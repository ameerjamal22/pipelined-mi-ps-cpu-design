==> flow/design.v <==
module alu(input	[15:0] a, b, 
		   input	[1:0]  alucont,
           output reg [15:0] result);
  always@(*)
    case(alucont[1:0])
      2'b00: result <= a + b;
      2'b01: result <= a & b;
      2'b10: result <= a - b; 
      default: result <= 16'bxxxxxxxxxxxxxxxx;
    endcase
endmodule
module regfile(input         clk, 
               input         RegWr, 
               input  [2:0]  Rs1, Rs2, Rd, 
               input  [15:0] WBus, 
               output reg [15:0] Bus1, Bus2);
	reg [15:0] rf[7:0];
	initial
		rf[0] = 0;
	always @(posedge clk)
		if (RegWr && Rd != 0)
			rf[Rd] <= WBus ;
  	assign Bus1 = (Rs1 != 0) ? rf[Rs1] : 0 ;
  	assign Bus2 = (Rs2 != 0) ? rf[Rs2] : 0 ;
endmodule
module adder(input  [15:0] a, b,
             output [15:0] y);
  assign y = a + b;
endmodule
module subtractor(input  [15:0] a, b,
				output	Z, N, V, 
             	output [15:0] y);
	assign y = a - b;
	assign N = y[15];
	assign V = (a[15] ^ b[15]) & (a[15] ^ y[15]);
	assign Z = ~|y;
endmodule
module signext #(parameter WIDTH = 8)  
				(input  [WIDTH-1:0] a,
				input	extendcont,
				output [15:0] y);
  assign y = extendcont ? {{(16-WIDTH){a[WIDTH-1]}}, a} : {{(16-WIDTH){1'b0}}, a};
endmodule
module flopr #(parameter WIDTH = 16)  
              (input                  clk, reset,
               input      [WIDTH-1:0] d, 
               output reg [WIDTH-1:0] q);
  always @(negedge clk, posedge reset)
    if (reset) q <= 0;
    else       q <= d;
endmodule
module flopenr #(parameter WIDTH = 16)
                (input                  clk, reset,
                 input                  en,
                 input      [WIDTH-1:0] d, 
                 output reg [WIDTH-1:0] q);
  always @(negedge clk, posedge reset)
    if      (reset) q <= 0;
    else if (en)    q <= d;
endmodule
module mux2 #(parameter WIDTH = 16)
             (input  [WIDTH-1:0] d0, d1, 
              input              s, 
              output [WIDTH-1:0] y);
  assign y = s ? d1 : d0; 
endmodule
module mux4 #(parameter WIDTH = 16)
             (input  [WIDTH-1:0] d0, d1, d2, d3,
              input  [1:0]       s, 
              output [WIDTH-1:0] y);
  assign y = s[1] ? (s[0] ? d3 : d2) : (s[0] ? d1 : d0); 
endmodule
module datapath(input         clk, reset,
				input  [1:0] RegSrc1, RegSrc2, RegDest, MEMWBdata, EXALUOp, PCSrc,
				input sign_extend_imm, MEMSignExtendMemData, EXALUSrc, EXMemDataIn,
    			input WBRegWr, EXRegWr, MEMRegWr, DMemWr, EXMemRd, EXMemWr, killF,
                output	Z, N, V, mode, stall,
                output [15:0] instrAddrF,
                input  [15:0] instrF,
                output [15:0] DataInM, ALUOutM,
                input  [15:0] DataOut, 
                output [3:0]  Opcode);
	wire [15:0] PCPlus2F, branchAddr, selectedInstruction;
	wire [15:0] untakenBranchPC;
	wire [15:0] PCNext;
	wire [1:0] ForwardBus1, ForwardBus2;
	wire ForwardME;
	wire [2:0] RegSrc1D, RegSrc2D, RegDestD;
	wire [15:0] Bus1D, Bus2D, SubOut, instrAddrD, PCPlus2D;
	wire [15:0] ForwardedData1, ForwardedData2, extendedImmediateD, extendedImmediateS, instrD;
	wire EXForwardME;
	wire [2:0] RegDestE;
	wire [15:0] ALUOutE, ALUIn2, SelectedDataIn, DataInE, extendedImmediateE, instrAddrE,
	Bus1E, Bus2E, PCPlus2E;
	wire [15:0] PCPlus2M, extendedDataOut, WrittenDataM;
	wire [2:0] RegDestM;
	wire [15:0] WrittenDataW;
	wire [2:0] RegDestW;
	hazard    h(RegDestE, RegDestM, RegSrc1D, RegSrc2D,
	EXRegWr, MEMRegWr, EXMemRd, DMemWr,
	ForwardME,
	ForwardBus1, ForwardBus2, 
	stall);
	mux2 #(16) untakenBranchMUX(PCPlus2F, instrAddrF, killF, untakenBranchPC);
	mux4 PCinput(untakenBranchPC, branchAddr, {instrAddrF[15:13], instrD[11:0], 1'b0}, Bus1D, PCSrc, PCNext);
	flopenr #(16) PC(clk, reset, ~stall, PCNext, instrAddrF);	 
	adder       pcadd1(instrAddrF, 16'b10, PCPlus2F);	 
	mux2 #(16) fetchedInstructionSelector(instrF, 16'b0000000000000000, killF, selectedInstruction);
	flopenr #(16) PCBufferF(clk, reset, ~stall, instrAddrF, instrAddrD);	 
	flopenr #(16) PCPlusBufferF(clk, reset, ~stall, PCPlus2F, PCPlus2D);	 
	flopenr #(16) FetchedInstrBufferF(clk, reset, ~stall, selectedInstruction, instrD);	 
	assign Opcode = instrD[15:12];
	assign mode = instrD[11];
	mux4 #(3) regSrc1Selector(instrD[8:6], instrD[7:5], 3'b111, 3'b000, RegSrc1, RegSrc1D);			
	mux4 #(3) regSrc2Selector(instrD[5:3], instrD[10:8], instrD[10:8], instrD[11:9], RegSrc2, RegSrc2D);
	mux4 #(3) regDestSelector(instrD[11:9], instrD[10:8], 3'b111, 3'b000, RegDest, RegDestD);
	regfile rf(clk, WBRegWr, RegSrc1D, RegSrc2D, RegDestW, WrittenDataW, Bus1D, Bus2D);
	mux4 #(16) ForwardBus1Selector(Bus1D, ALUOutE, WrittenDataM, WrittenDataW, ForwardBus1, ForwardedData1);
	mux4 #(16) ForwardBus2Selector(Bus2D, ALUOutE, WrittenDataM, WrittenDataW, ForwardBus2, ForwardedData2);
	signext #(5) itype_extender(instrD[4:0], sign_extend_imm, extendedImmediateD);
	adder branchAdder(extendedImmediateD, instrAddrD, branchAddr);
	subtractor sb(ForwardedData1, ForwardedData2, Z, N, V, SubOut);
	flopr #(16) ImmBufferE(clk, reset, extendedImmediateD, extendedImmediateE);
	flopr #(16) PCBufferE(clk, reset, instrAddrD, instrAddrE);
	flopr #(16) Bus1BufferE(clk, reset, ForwardedData1, Bus1E);
	flopr #(16) Bus2BufferE(clk, reset, ForwardedData2, Bus2E);
	flopr #(3) RdE(clk, reset, RegDestD, RegDestE);
	flopr #(16) PCPlusBufferE(clk, reset, PCPlus2D, PCPlus2E);
	flopr #(16) ExtendedSTypeImmediate(clk, reset, {{(7){instrD[8]}} ,instrD[8:0]}, extendedImmediateS);
	flopr #(1)  ForwardMEBuffer(clk, reset, ForwardME, EXForwardME);
	mux2 #(16) ALUInputSelector(Bus2E, extendedImmediateE, EXALUSrc, ALUIn2);
	alu ALU(Bus1E, ALUIn2, EXALUOp, ALUOutE);
	mux2 #(16) ForwardedMemDataSelector(Bus2E, DataOut, EXForwardME, DataInE);
	mux2 #(16) DataInSelector(DataInE, extendedImmediateS, EXMemDataIn, SelectedDataIn);
	flopr #(16) ALUOutBuffer(clk, reset, ALUOutE, ALUOutM);
	flopr #(16)	DataInBuffer(clk, reset, SelectedDataIn, DataInM);
	flopr #(16)	NextPCBuffer(clk, reset, PCPlus2E, PCPlus2M);
	flopr #(3)	RdMBuffer(clk, reset, RegDestE, RegDestM);
	signext #(8) MemDataExtender(DataOut[7:0], MEMSignExtendMemData, extendedDataOut);
	mux4 #(16) WBDataSelector(ALUOutM, DataOut, extendedDataOut, PCPlus2M, MEMWBdata, WrittenDataM);
	flopr #(16) WBDataBuffer(clk, reset, WrittenDataM, WrittenDataW);
	flopr #(3) RdWBuffer(clk, reset, RegDestM, RegDestW);	  
endmodule
module hazard(input [2:0] Rd2, Rd3, Rs1, Rs2, 
              input ExRegWr, MemRegWr, ExMemRd, DMemWr,
              output reg ForwardMemEx,
              output reg [1:0] ForwardBus1, ForwardBus2,
              output reg stall);
 	always @(*)
		begin
			ForwardBus1 = 2'b00; ForwardBus2 = 2'b00;
      		if (Rs1 != 0)
        		if (Rs1 == Rd2 & ExRegWr)
					ForwardBus1 = 2'b01 ;
        		else if (Rs1 == Rd3 & MemRegWr)
					ForwardBus1 = 2'b10 ;
      		if (Rs2 != 0)
        		if (Rs2 == Rd2 & ExRegWr)
					ForwardBus2 = 2'b01 ;
        		else if (Rs2 == Rd3 & MemRegWr)
					ForwardBus2 = 2'b10 ;
			ForwardMemEx = ExMemRd && DMemWr && Rd2 == Rd3 ;
			stall = ExMemRd && (ForwardBus1 == 1 || ForwardBus2 == 1) && !ForwardMemEx ;  
		end
endmodule
From RTL to reports: datapath

What the tools print for datapath, step after step.
Lines are those of the file above, counted from 1.
Library cell names are shortened.
A cell with -- has no value.

Top module: datapath
Clock port: clk
Standard-cell library: sky130hd
Timing corner: tt_025C_1v80

Elaborated design

Source: Yosys, flattened and elaborated, memories not mapped. Widths are those after wreduce. Registers that Yosys merges into a memory's read port (data or address) are not register bits. Print and check cells do not count. Equal cells are merged and count once.
Memory sizes are those after Yosys's memory passes, which may raise the word count (mostly to a power of two), join words into wider ones and drop unused or constant bits.

Bits in registers: 211
Bits in writable memories: 128
Memory cells: 1
Output and inout port bits: 57

Memories:

| name  | words | bits a word | rd ports | wr ports | RTL line | source |
| rf.rf | 8     | 16          | 2        | 1        | 17       | `reg [15:0] rf[7:0];` |

Add/subtract/negate cells: 5
Equality and inequality tests: 12
Muxes and demuxes: 40
Bitwise gates (word level): 9
Reduce/logical cells: 15

Operator list:

| operator                               | count |
| 2-to-1 mux 16 bit                      | 22 |
| case mux 16 bit (select 3 bit)         | 1 |
| adder 16 bit                           | 2 |
| subtractor 16 bit                      | 2 |
| 2-to-1 mux 3 bit                       | 10 |
| bitwise AND 16 bit                     | 1 |
| adder 16 x 2 -> 16 bit with constant B | 1 |
| OR reduction 16 bit                    | 1 |
| == test 3 bit                          | 5 |
| 2-to-1 mux 2 bit                       | 6 |
| nonzero test 3 bit                     | 3 |
| == test 2 x 1 -> 1 bit with constant B | 3 |
| bitwise AND 1 bit                      | 5 |
| logical AND 1 bit                      | 5 |
| != test 2 bit with constant B          | 2 |
| != test 3 bit with constant B          | 1 |
| AND reduction 3 bit                    | 1 |
| bitwise XOR 1 bit                      | 2 |
| zero test 1 bit                        | 2 |
| == test 2 bit with constant B          | 1 |
| zero test 2 bit                        | 1 |
| AND reduction 2 bit                    | 1 |
| logical OR 1 bit                       | 1 |
| NOT 1 bit                              | 1 |
| 2-to-1 mux 1 bit                       | 1 |

Depth

Longest topological path by Yosys (ltp), each cell counted once; first at word level (registers and memories cut), then after technology mapping (sequential cells cut; the memories' decode and read muxes count).

Word-level depth: 13
ABC_AREA: 0
Depth in mapped cells: 32

Synthesis result

Yosys stat after the flow's synthesis: flattened, memories mapped to cells. It holds for the ABC_AREA given above (unset counts as 0); a run with the other value may have another netlist.

Cells by type:

| cell type | count |
| dfrtn_1   | 195 |
| edfxtp_1  | 128 |
| nand2_1   | 284 |
| a21oi_1   | 128 |
| ha_1      | 48 |
| o21ai_0   | 115 |
| mux4_2    | 25 |
| nor2_1    | 130 |
| xnor2_1   | 45 |
| a211oi_1  | 50 |
| mux2i_1   | 36 |
| clkbuf_1  | 80 |
| mux2_2    | 19 |
| xor2_1    | 23 |
| o211ai_1  | 26 |
| nand3_1   | 38 |
| inv_1     | 50 |
| nand2b_1  | 30 |

Other cell types: 52; their cells: 267.

Cell count: 1717
Mapped area: 17182.7 sq um
Sequential area: 8723.4 sq um
Mapped flip-flops: 323
Buffers: 98

The figures by module come from a second, unflattened synthesis with its own total; it is not the netlist above.

Cells (unflattened synthesis): 1417
Area (unflattened synthesis): 19565.0 sq um

Rows give one instance, submodules left out.

By module:

| module              | times used | cells | area (sq um) | seq. area (sq um) |
| regfile             | 1          | 342   | 5619.1       | 3363.2 |
| flopr #(WIDTH=16)   | 9          | 17    | 404.1        | 400.4 |
| flopenr #(WIDTH=16) | 4          | 35    | 653.1        | 400.4 |
| adder               | 2          | 98    | 724.4        | 0.0 |
| alu                 | 1          | 204   | 1440.1       | 0.0 |
| mux4 #(WIDTH=16)    | 3          | 20    | 424.2        | 0.0 |
| mux2 #(WIDTH=16)    | 5          | 18    | 249.0        | 0.0 |
| subtractor          | 1          | 115   | 843.3        | 0.0 |
| mux4                | 1          | 20    | 424.2        | 0.0 |
| hazard              | 1          | 39    | 271.5        | 0.0 |
| flopr #(WIDTH=3)    | 3          | 4     | 78.8         | 75.1 |
| mux4 #(WIDTH=3)     | 3          | 3     | 78.8         | 0.0 |
| signext #(WIDTH=5)  | 1          | 16    | 118.9        | 0.0 |
| signext #(WIDTH=8)  | 1          | 16    | 118.9        | 0.0 |

Further modules, not shown: 2.

==> results <==
Stored flow runs of datapath (2 of them; Yosys, OpenROAD, sky130hd). They differ in their settings and are not a sequence. Constraints: input delay and output delay 20% of the set period each, output load 0.01 pF.
"power consumption" rests on the timing tool's default activity at the inputs, not on a simulated workload.
Among the settings, -- means not set for that run.
Results: -- = not shown.

| name                                   | flow run 1 | flow run 2 |
| period_ns                              | 12.7       | 17.3       |
| CORE_UTILIZATION                       | 46         | 71         |
| SETUP_SLACK_MARGIN                     | 1.9        | 4.8        |
| ABC_AREA                               | 0          | 0          |
| CTS_CLUSTER_DIAMETER                   | 316        | 308        |
| SLEW_MARGIN                            | 30         | 5          |
| MIN_ROUTING_LAYER                      | met2       | met2       |
| MAX_ROUTING_LAYER                      | met4       | met5       |
| CAP_MARGIN                             | 20         | 5          |
| CORE_MARGIN                            | 2          | 10         |
| PLACE_DENSITY_LB_ADDON                 | --         | 0.08       |
| HOLD_SLACK_MARGIN                      | --         | -0.01      |
| TNS_END_PERCENT                        | --         | 90         |
| GPL_ROUTABILITY_DRIVEN                 | --         | 1          |
| utilization of the finished layout (%) | 66.9       | --         |
| lowest setup slack (ns)                | -2.179     | --         |
| sum of negative setup slack (ns)       | -5.906     | --         |
| power consumption (µW)                 | 5217       | --         |
| die footprint (sq um)                  | 38915.5    | --         |
| chip area in the Yosys report (sq um)  | 17182.7    | --         |

Flow run 2: incomplete, clock tree synthesis halted on DPL-0033
